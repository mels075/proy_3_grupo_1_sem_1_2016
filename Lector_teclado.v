==> flow/design.v <==
`timescale 1ns / 1ps
module Decodificador_tecla(
    input reset, CLK_Nexys,
	 input [7:0] TECLA_IN,
	 input interrupt_paro,
	 output [7:0] TECLA_OUT,
	 output reg interrupt
	 );
	 reg tecla_correcta;
	 reg [7:0] tecla_ant;
	 reg [7:0] tecla_sig;
	 always @*
	 begin
		case (TECLA_IN)
			8'h03: tecla_correcta=1'b1;  
			8'h04: tecla_correcta=1'b1;  
			8'h05: tecla_correcta=1'b1;  
			8'h06: tecla_correcta=1'b1;  
			8'h0c: tecla_correcta=1'b1;  
			8'h16: tecla_correcta=1'b1;  
			8'h1e: tecla_correcta=1'b1;  
			8'h25: tecla_correcta=1'b1;  
			8'h26: tecla_correcta=1'b1;  
			8'h2e: tecla_correcta=1'b1;  
			8'h36: tecla_correcta=1'b1;  
			8'h3d: tecla_correcta=1'b1;  
			8'h3e: tecla_correcta=1'b1;  
			8'h45: tecla_correcta=1'b1;  
			8'h46: tecla_correcta=1'b1;  
			8'h6b: tecla_correcta=1'b1;  
			8'h74: tecla_correcta=1'b1;  
			8'h76: tecla_correcta=1'b1;  
			default:  tecla_correcta=1'b0; 
		endcase
	 end
	 always @(posedge CLK_Nexys)
	 begin
      if (reset) tecla_ant <= 8'h00;
      else tecla_ant <= TECLA_IN;
	 end
	 always @(posedge CLK_Nexys)
	 begin
	 	if (reset) tecla_sig <= 8'h00;
	 	else tecla_sig <= tecla_ant;
	 end
	 always @ (posedge CLK_Nexys)
	 begin
		if (interrupt_paro) interrupt <= 1'b0;
		else if ((tecla_ant != tecla_sig) && tecla_correcta) interrupt <= 1'b1;   
	 end
	 assign TECLA_OUT = tecla_ant;
endmodule
`timescale 1ns / 1ps
module Deteccion_tecla(
    input clk_Nexys, Reset,
	 input [7:0] byte_dato,
	 input wire scan_done_tick,
	 output wire [7:0] tecla
	 );
	 localparam brk = 8'hf0;
	 localparam wait_break =1'b0, get_code=1'b1;
	 reg estado_reg, estado_sig;
	 reg [7:0] tecla_out;
	 reg [7:0] tecla_save;
	 always @(posedge clk_Nexys, posedge Reset)
	 if (Reset) estado_reg <= wait_break;
	 else begin estado_reg <= estado_sig; tecla_save <= tecla_out; end
	 always @*
	 begin
	 estado_sig = estado_reg;
	 tecla_out = tecla_save;
		case (estado_reg)
			wait_break: if (scan_done_tick && byte_dato==brk) begin tecla_out = byte_dato; estado_sig = get_code; end
			get_code:	if (scan_done_tick)
							begin
								tecla_out = byte_dato;
								estado_sig = wait_break;
							end
		endcase
	 end
	 assign tecla = tecla_out;
endmodule
`timescale 1ns / 1ps
module Lector_teclado(
    input CLK, RST, PS2D, PS2C,
	 input interrupcion_paro,
	 output [7:0] TECLA,
	 output interrupcion
	 );
	 wire tick;
	 wire [7:0] DATA;
	 wire [7:0] TECLA_SUELTA;
	 Deteccion_tecla inst_detector(
    .clk_Nexys(CLK), .Reset(RST),
	 .byte_dato(DATA),	 
	 .scan_done_tick(tick),
	 .tecla(TECLA_SUELTA)
	 );
	 Receptor_dato inst_receptor(
    .clk_nexys(CLK), .reset(RST),
	 .ps2d(PS2D), .ps2c(PS2C),
	 .rx_done_tick(tick),
	 .dato(DATA)
	 );
	 Decodificador_tecla inst_control_teclas(
    .reset(RST), .CLK_Nexys(CLK),
	 .TECLA_IN(TECLA_SUELTA),
	 .interrupt_paro(interrupcion_paro),
	 .TECLA_OUT(TECLA),
	 .interrupt(interrupcion)
	 );
endmodule
`timescale 1ns / 1ps
module Receptor_dato(
    input wire clk_nexys, reset,
	 input wire ps2d, ps2c,
	 output reg rx_done_tick,
	 output [7:0] dato
	 );
	 localparam [1:0] idle = 2'b00, 
	 dps = 2'b01, load = 2'b10;
	 reg [1:0] estado_reg, estado_sig;
	 reg [7:0] filtro_reg;
	 wire [7:0] filtro_sig;
	 reg f_ps2c_reg;
	 wire f_ps2c_sig;
	 reg [3:0] n_reg, n_sig;
	 reg [10:0] b_reg, b_sig;
	 wire fall_edge;
	 always@(posedge clk_nexys, posedge reset)
	 begin
		if (reset)
		begin
			filtro_reg<=0;
			f_ps2c_reg<=0;
			estado_reg<=idle;
			n_reg<=0;
			b_reg<=0;
		end
		else 
		begin
			filtro_reg<=filtro_sig;
			f_ps2c_reg<=f_ps2c_sig;
			estado_reg <= estado_sig;
			n_reg <= n_sig;
			b_reg <= b_sig;
		end
	 end
	 assign filtro_sig={ps2c,filtro_reg[7:1]};
	 assign f_ps2c_sig = (filtro_reg==8'b11111111) ? 1'b1 : (filtro_reg==8'b00000000) ? 1'b0 : f_ps2c_reg;
	 assign fall_edge= f_ps2c_reg & ~f_ps2c_sig;
	 always @*
	 begin
		estado_sig = estado_reg;
		rx_done_tick = 1'b0;
		n_sig = n_reg;
		b_sig [10:0]= b_reg[10:0];
		case (estado_reg)
			idle: if (fall_edge)
					begin
						b_sig={ps2d,b_reg[10:1]};
						n_sig = 4'b1001;
						estado_sig = dps;
					end
			dps:  if (fall_edge)
					begin
						b_sig = {ps2d, b_reg[10:1]};
						if (n_reg==0) estado_sig=load;
						else n_sig = n_reg - 4'b0001;
					end
			load: begin
						estado_sig = idle;
						rx_done_tick = 1'b1;
					end
		endcase
	 end
	 assign dato= b_reg[8:1];
endmodule
# ---- Tool chain data of Lector_teclado
# What the tools print for Lector_teclado, step after step.
# Lines are those of the file above, counted from 1.
# Not given: --
dict set report design {
  design {Lector_teclado}
  clock_port {CLK}
  cell_library {sky130hd}
  pvt_corner {tt_025C_1v80}
}

# ---- Elaborated design
# Counts by Yosys on the flattened word-level netlist (proc, flatten, opt, wreduce; memories kept). Register bits leave out memories and registers merged into their read ports (data or address). Print and check cells are left out.
dict set report word_totals {
  register_bits 52
  in_bits 5
  output_inout_bits 9
  elab_cells 74
}
dict set report classes {
  n_addsub 1
  eq_ne 28
  mux 20
  n_logic 3
  reduce_logical 12
}
# cell count
set op_table {}
lappend op_table {{8-bit by 6-bit == test with 1-bit output with constant B} 6}
lappend op_table {{8-bit by 7-bit == test with 1-bit output with constant B} 5}
lappend op_table {{8-bit by 3-bit == test with 1-bit output with constant B} 3}
lappend op_table {{11-bit 2-to-1 mux} 2}
lappend op_table {{18-bit OR reduction} 1}
lappend op_table {{8-bit by 5-bit == test with 1-bit output with constant B} 2}
lappend op_table {{8-bit == test with constant B} 2}
lappend op_table {{8-bit parallel mux with 2-bit select} 1}
lappend op_table {{8-bit 2-to-1 mux} 2}
lappend op_table {{4-bit 2-to-1 mux} 3}
lappend op_table {{2-bit by 1-bit inequality test with 1-bit output with constant B} 4}
lappend op_table {{4-bit AND reduction} 2}
lappend op_table {{8-bit by 2-bit == test with 1-bit output with constant B} 1}
lappend op_table {{8-bit by 4-bit == test with 1-bit output with constant B} 1}
lappend op_table {{8-bit inequality test} 1}
lappend op_table {{8-bit zero test} 1}
lappend op_table {{4-bit parallel mux with 2-bit select} 1}
lappend op_table {{2-bit parallel mux with 3-bit select} 1}
lappend op_table {{2-bit 2-to-1 mux} 3}
lappend op_table {{1-bit 2-to-1 mux} 6}
lappend op_table {{4-bit by 1-bit subtractor with 4-bit output with constant B} 1}
lappend op_table {{4-bit zero test} 1}
lappend op_table {{3-bit nonzero test} 1}
lappend op_table {{1-bit logical AND} 2}
lappend op_table {{1-bit inverter} 2}
lappend op_table {{2-bit by 1-bit == test with 1-bit output with constant B} 1}
lappend op_table {{2-bit == test with constant B} 1}
lappend op_table {{2-bit inequality test with constant B} 1}
# Other operator kinds: 6; their cells: 6.

# ---- Logic depth
# Depth = most cells in a row (Yosys ltp): at word level without a register or memory, in the mapped netlist without a sequential cell, where the memories' decode and read muxes count.
dict set report logic_depth {
  ltp_word 9
  abc_area 0
  ltp_mapped 9
  depth_no_buf 8
}

# ---- After synthesis
# Source: synth_stat.txt of the flow (Yosys; design flattened, memories mapped). It holds for the ABC_AREA given above (unset counts as 0); a run with the other value may have another netlist.
dict set report mapped {
  cell_count 223
  yosys_area_um2 2332.2
  ffs 52
}
# cell_type count
set by_type {}
lappend by_type {sky130_fd_sc_hd__dfrtp_1 26}
lappend by_type {sky130_fd_sc_hd__dfxtp_1 17}
lappend by_type {sky130_fd_sc_hd__edfxtp_1 8}
lappend by_type {sky130_fd_sc_hd__nand2_1 33}
lappend by_type {sky130_fd_sc_hd__nor2_1 15}
lappend by_type {sky130_fd_sc_hd__nor2b_1 8}
lappend by_type {sky130_fd_sc_hd__xnor2_1 5}
lappend by_type {sky130_fd_sc_hd__inv_1 9}
lappend by_type {sky130_fd_sc_hd__a31oi_1 5}
lappend by_type {sky130_fd_sc_hd__nor4_1 5}
lappend by_type {sky130_fd_sc_hd__a22o_1 3}
lappend by_type {sky130_fd_sc_hd__dfstp_2 1}
lappend by_type {sky130_fd_sc_hd__xor2_1 3}
lappend by_type {sky130_fd_sc_hd__and2_1 4}
lappend by_type {sky130_fd_sc_hd__nor3_1 5}
lappend by_type {sky130_fd_sc_hd__o21ai_1 5}
lappend by_type {sky130_fd_sc_hd__nor4b_4 1}
lappend by_type {sky130_fd_sc_hd__mux2_2 2}
# Other cell types: 43; their cells: 68.
# By module: a second synthesis without flattening, with its own total; a netlist apart from the flattened one above.
dict set report unflattened {
  cells_unflattened 189
  hier_area_um2 2283.4
}
# Rows give one instance, submodules left out.
# module instances n_cells mod_area_um2 mod_seq_area_um2
set by_module {}
lappend by_module {Receptor_dato 1 80 1144.8 651.9}
lappend by_module {Decodificador_tecla 1 67 678.2 340.3}
lappend by_module {Deteccion_tecla 1 42 460.4 265.3}
lappend by_module {Lector_teclado 1 0 0.0 0.0}

# ---- Timing after synthesis
# Path of least setup slack by OpenSTA after synthesis, without wires, with an ideal clock, recovery checks aside; 20% of the period is set as input and as output delay. Where synthesis merged equal registers, the netlist keeps one of their names.
dict set report synth_path {
  kind {reg-to-reg}
  start {register inst_detector.estado_reg}
  end {register inst_control_teclas.interrupt}
  period_ns 3.0
  launch_ns 0.000
  arrival_time_ns 1.701
  t_required_ns 2.868
  slack_ns 1.168
  path_delay_ns 1.833
  driving_pins 10
  period_less_setup_slack_ns 1.832
}
# "path_delay_ns" is the arrival time less input delay plus setup time.
# "driving_pins": output pins that drive a net of the path, with the launching flip-flop's if there is one; two outputs of one cell count as two.
# "period_less_setup_slack_ns" = period - worst setup slack (recovery checks aside). The figure is calculated, with input and output delays left at 20% of the set period.
# The rows between start and end are the longest chain of elaborated cells between them; the timing report does not say that the signal goes this way. Where chains are equally long, one stands for them.
# Each line given opens the expression or statement behind the cell; cells for indexed reads and writes are added by Yosys, which also makes memories of some case tables.
dict set report synth_between {
  path_cell_list {sky130_fd_sc_hd__dfrtp_1 -> sky130_fd_sc_hd__buf_6 -> sky130_fd_sc_hd__nor4b_4 -> sky130_fd_sc_hd__and4_1 -> sky130_fd_sc_hd__buf_2 -> sky130_fd_sc_hd__nor2_1 -> sky130_fd_sc_hd__inv_2 -> sky130_fd_sc_hd__a2111oi_2 -> sky130_fd_sc_hd__a311oi_1 -> sky130_fd_sc_hd__a31oi_1}
  elab_chain_cells 6
  cells_between 23
  lines_between 3
  cone_classes {eq/ne (18); mux (2); logic (1); reduce/logical (2)}
}
# element line_no
set synth_lines {}
lappend synth_lines {{from (decl)} 62} ;# reg estado_reg, estado_sig;
lappend synth_lines {{from (assign)} 66} ;# if (Reset) estado_reg <= wait_break;
lappend synth_lines {{from (assign)} 67} ;# else begin estado_reg <= estado_sig; tecla_save <= tecla_out; end
lappend synth_lines {{1-bit inverter} 72} ;# case (estado_reg)
lappend synth_lines {{8-bit parallel mux with 2-bit select} 72}
lappend synth_lines {{8-bit by 2-bit == test with 1-bit output} 14} ;# case (TECLA_IN)
lappend synth_lines {{18-bit OR reduction} --}
lappend synth_lines {{1-bit 2-to-1 mux} 14}
lappend synth_lines {{1-bit logical AND} 49} ;# else if ((tecla_ant != tecla_sig) && tecla_correcta) interrupt <= 1'b1;
lappend synth_lines {{to (assign)} 48} ;# if (interrupt_paro) interrupt <= 1'b0;
lappend synth_lines {{to (assign)} 49}
lappend synth_lines {{to (decl)} 7} ;# output reg interrupt

# ---- Worst path after layout
# From the final timing report of flow run 1: the path of least setup slack in the routed layout; clock arrival at registers is part of the times.
dict set report layout_path {
  kind {reg-to-reg}
  start {register inst_detector.estado_reg}
  end {register inst_control_teclas.interrupt}
  period_ns 1.95
  launch_ns 0.30
  arrival_time_ns 2.19
  t_required_ns 2.19
  slack_ns 0.01
  driving_pins 9
}
# The rows between start and end are the longest chain of elaborated cells between them; the timing report does not say that the signal goes this way. Where chains are equally long, one stands for them.
dict set report layout_between {
  path_cell_list {sky130_fd_sc_hd__dfrtp_1 -> sky130_fd_sc_hd__buf_12 -> sky130_fd_sc_hd__and2_1 -> sky130_fd_sc_hd__mux2_2 -> sky130_fd_sc_hd__nand2_4 -> sky130_fd_sc_hd__buf_4 -> sky130_fd_sc_hd__o41ai_2 -> sky130_fd_sc_hd__o21ai_0 -> sky130_fd_sc_hd__a31oi_1}
  elab_chain_cells 6
  cells_between 23
  lines_between 3
  cone_classes {eq/ne (18); mux (2); logic (1); reduce/logical (2)}
}
# element line_no
set layout_lines {}
lappend layout_lines {{from (decl)} 62} ;# reg estado_reg, estado_sig;
lappend layout_lines {{from (assign)} 66} ;# if (Reset) estado_reg <= wait_break;
lappend layout_lines {{from (assign)} 67} ;# else begin estado_reg <= estado_sig; tecla_save <= tecla_out; end
lappend layout_lines {{1-bit inverter} 72} ;# case (estado_reg)
lappend layout_lines {{8-bit parallel mux with 2-bit select} 72}
lappend layout_lines {{8-bit by 2-bit == test with 1-bit output} 14} ;# case (TECLA_IN)
lappend layout_lines {{18-bit OR reduction} --}
lappend layout_lines {{1-bit 2-to-1 mux} 14}
lappend layout_lines {{1-bit logical AND} 49} ;# else if ((tecla_ant != tecla_sig) && tecla_correcta) interrupt <= 1'b1;
lappend layout_lines {{to (assign)} 48} ;# if (interrupt_paro) interrupt <= 1'b0;
lappend layout_lines {{to (assign)} 49}
lappend layout_lines {{to (decl)} 7} ;# output reg interrupt

Measured results for Lector_teclado: 2 stored runs of the Yosys and OpenROAD flow on sky130hd. The settings differ; the order carries no meaning. The constraints put input and output delay at 20% of the set period each and load the outputs with 0.01 pF.
"achieved_clock_period_ns": clock period set for the run, less the worst setup slack. It is reckoned from that one timing run; input and output delays stay at 20% of the period that was set.
"worst_path_time_ns" means the part of the period allowed to the worst setup path (the constraints hold back 20% at inputs and 20% at outputs) less its slack; where the path has registers, the arrival times of their clocks count too.
By "design_power_mw" is meant OpenSTA's value without simulated activity: inputs other than the clock are taken to toggle once in ten clock periods, and the tool carries that through the logic.

[flow] flow run 1: files
==> flow/run.sh <==
#!/bin/bash
# the make line also repeats the synthesis and layout settings of config.mk as NAME=value (left out here)
make -C /OpenROAD-flow-scripts/flow DESIGN_CONFIG=/design/flow/config.mk WORK_HOME=/design/flow/orfs CLKGATE_MAP_FILE= finish
==> flow/config.mk <==
export PLATFORM = sky130hd
export DESIGN_NAME = Lector_teclado
export DESIGN_NICKNAME = Lector_teclado
export VERILOG_FILES = /design/flow/design.v
export SDC_FILE = /design/flow/constraint.sdc
export NUM_CORES = 4
export LEC_CHECK = 0
export CAP_MARGIN = 20
export CORE_MARGIN = 2
export CORE_UTILIZATION = 40
export SETUP_SLACK_MARGIN = 0.58
export SLEW_MARGIN = 20
==> flow/constraint.sdc <==
create_clock -name core_clock -period 1.95 [get_ports {CLK}]
set_input_delay 0.3900 -clock core_clock [delete_from_list [all_inputs] [get_ports {CLK}]]
set_output_delay 0.3900 -clock core_clock [all_outputs]
set_load 0.01 [all_outputs]

[flow] flow run 1: metrics
[metrics] worst_path_time_ns = 1.94
[metrics] worstPathKind = reg-to-reg
[metrics] post_route_stdcell_area_um2 = 3194.3
[metrics] yosys.chip_area_um2 = 2332.2
[metrics] achieved_clock_period_ns = 1.943
[metrics] final_setup_ws_ns = 0.007
[metrics] post_route_util_pct = 57.3
[metrics] holdWs_ns = 0.409
[metrics] design_power_mw = 1.955
[metrics] tns_ns = 0.000
[metrics] total_die_area_um2 = 6457.7

[flow] flow run 2: files
==> flow/run.sh <==
#!/bin/bash
# the make line also repeats the synthesis and layout settings of config.mk as NAME=value (left out here)
make -C /OpenROAD-flow-scripts/flow DESIGN_CONFIG=/design/flow/config.mk WORK_HOME=/design/flow/orfs CLKGATE_MAP_FILE= finish
==> flow/config.mk <==
export PLATFORM = sky130hd
export DESIGN_NAME = Lector_teclado
export DESIGN_NICKNAME = Lector_teclado
export VERILOG_FILES = /design/flow/design.v
export SDC_FILE = /design/flow/constraint.sdc
export NUM_CORES = 4
export LEC_CHECK = 0
export ABC_AREA = 1
export CAP_MARGIN = 20
export CELL_PAD_IN_SITES_DETAIL_PLACEMENT = 2
export CORE_MARGIN = 5
export CORE_UTILIZATION = 16
export CTS_CLUSTER_DIAMETER = 190
export GPL_TIMING_DRIVEN = 1
export HOLD_SLACK_MARGIN = 0.05
export MAX_ROUTING_LAYER = met5
export PLACE_DENSITY_LB_ADDON = 0.08
export SLEW_MARGIN = 5
export TNS_END_PERCENT = 25
==> flow/constraint.sdc <==
create_clock -name core_clock -period 3.02 [get_ports {CLK}]
set_input_delay 0.6040 -clock core_clock [delete_from_list [all_inputs] [get_ports {CLK}]]
set_output_delay 0.6040 -clock core_clock [all_outputs]
set_load 0.01 [all_outputs]

[flow] flow run 2: metrics
[metrics] post_route_stdcell_area_um2 = 3160.5
[metrics] holdWs_ns = 0.387
[metrics] design_power_mw = 1.620
[metrics] post_route_util_pct = 19.9
[metrics] tns_ns = 0.000
[metrics] final_setup_ws_ns = 0.860
[metrics] achieved_clock_period_ns = 2.160
[metrics] worst_path_time_ns = 2.16
[metrics] worstPathKind = reg-to-reg
[metrics] yosys.chip_area_um2 = 2585.0
[metrics] total_die_area_um2 = 18797.8
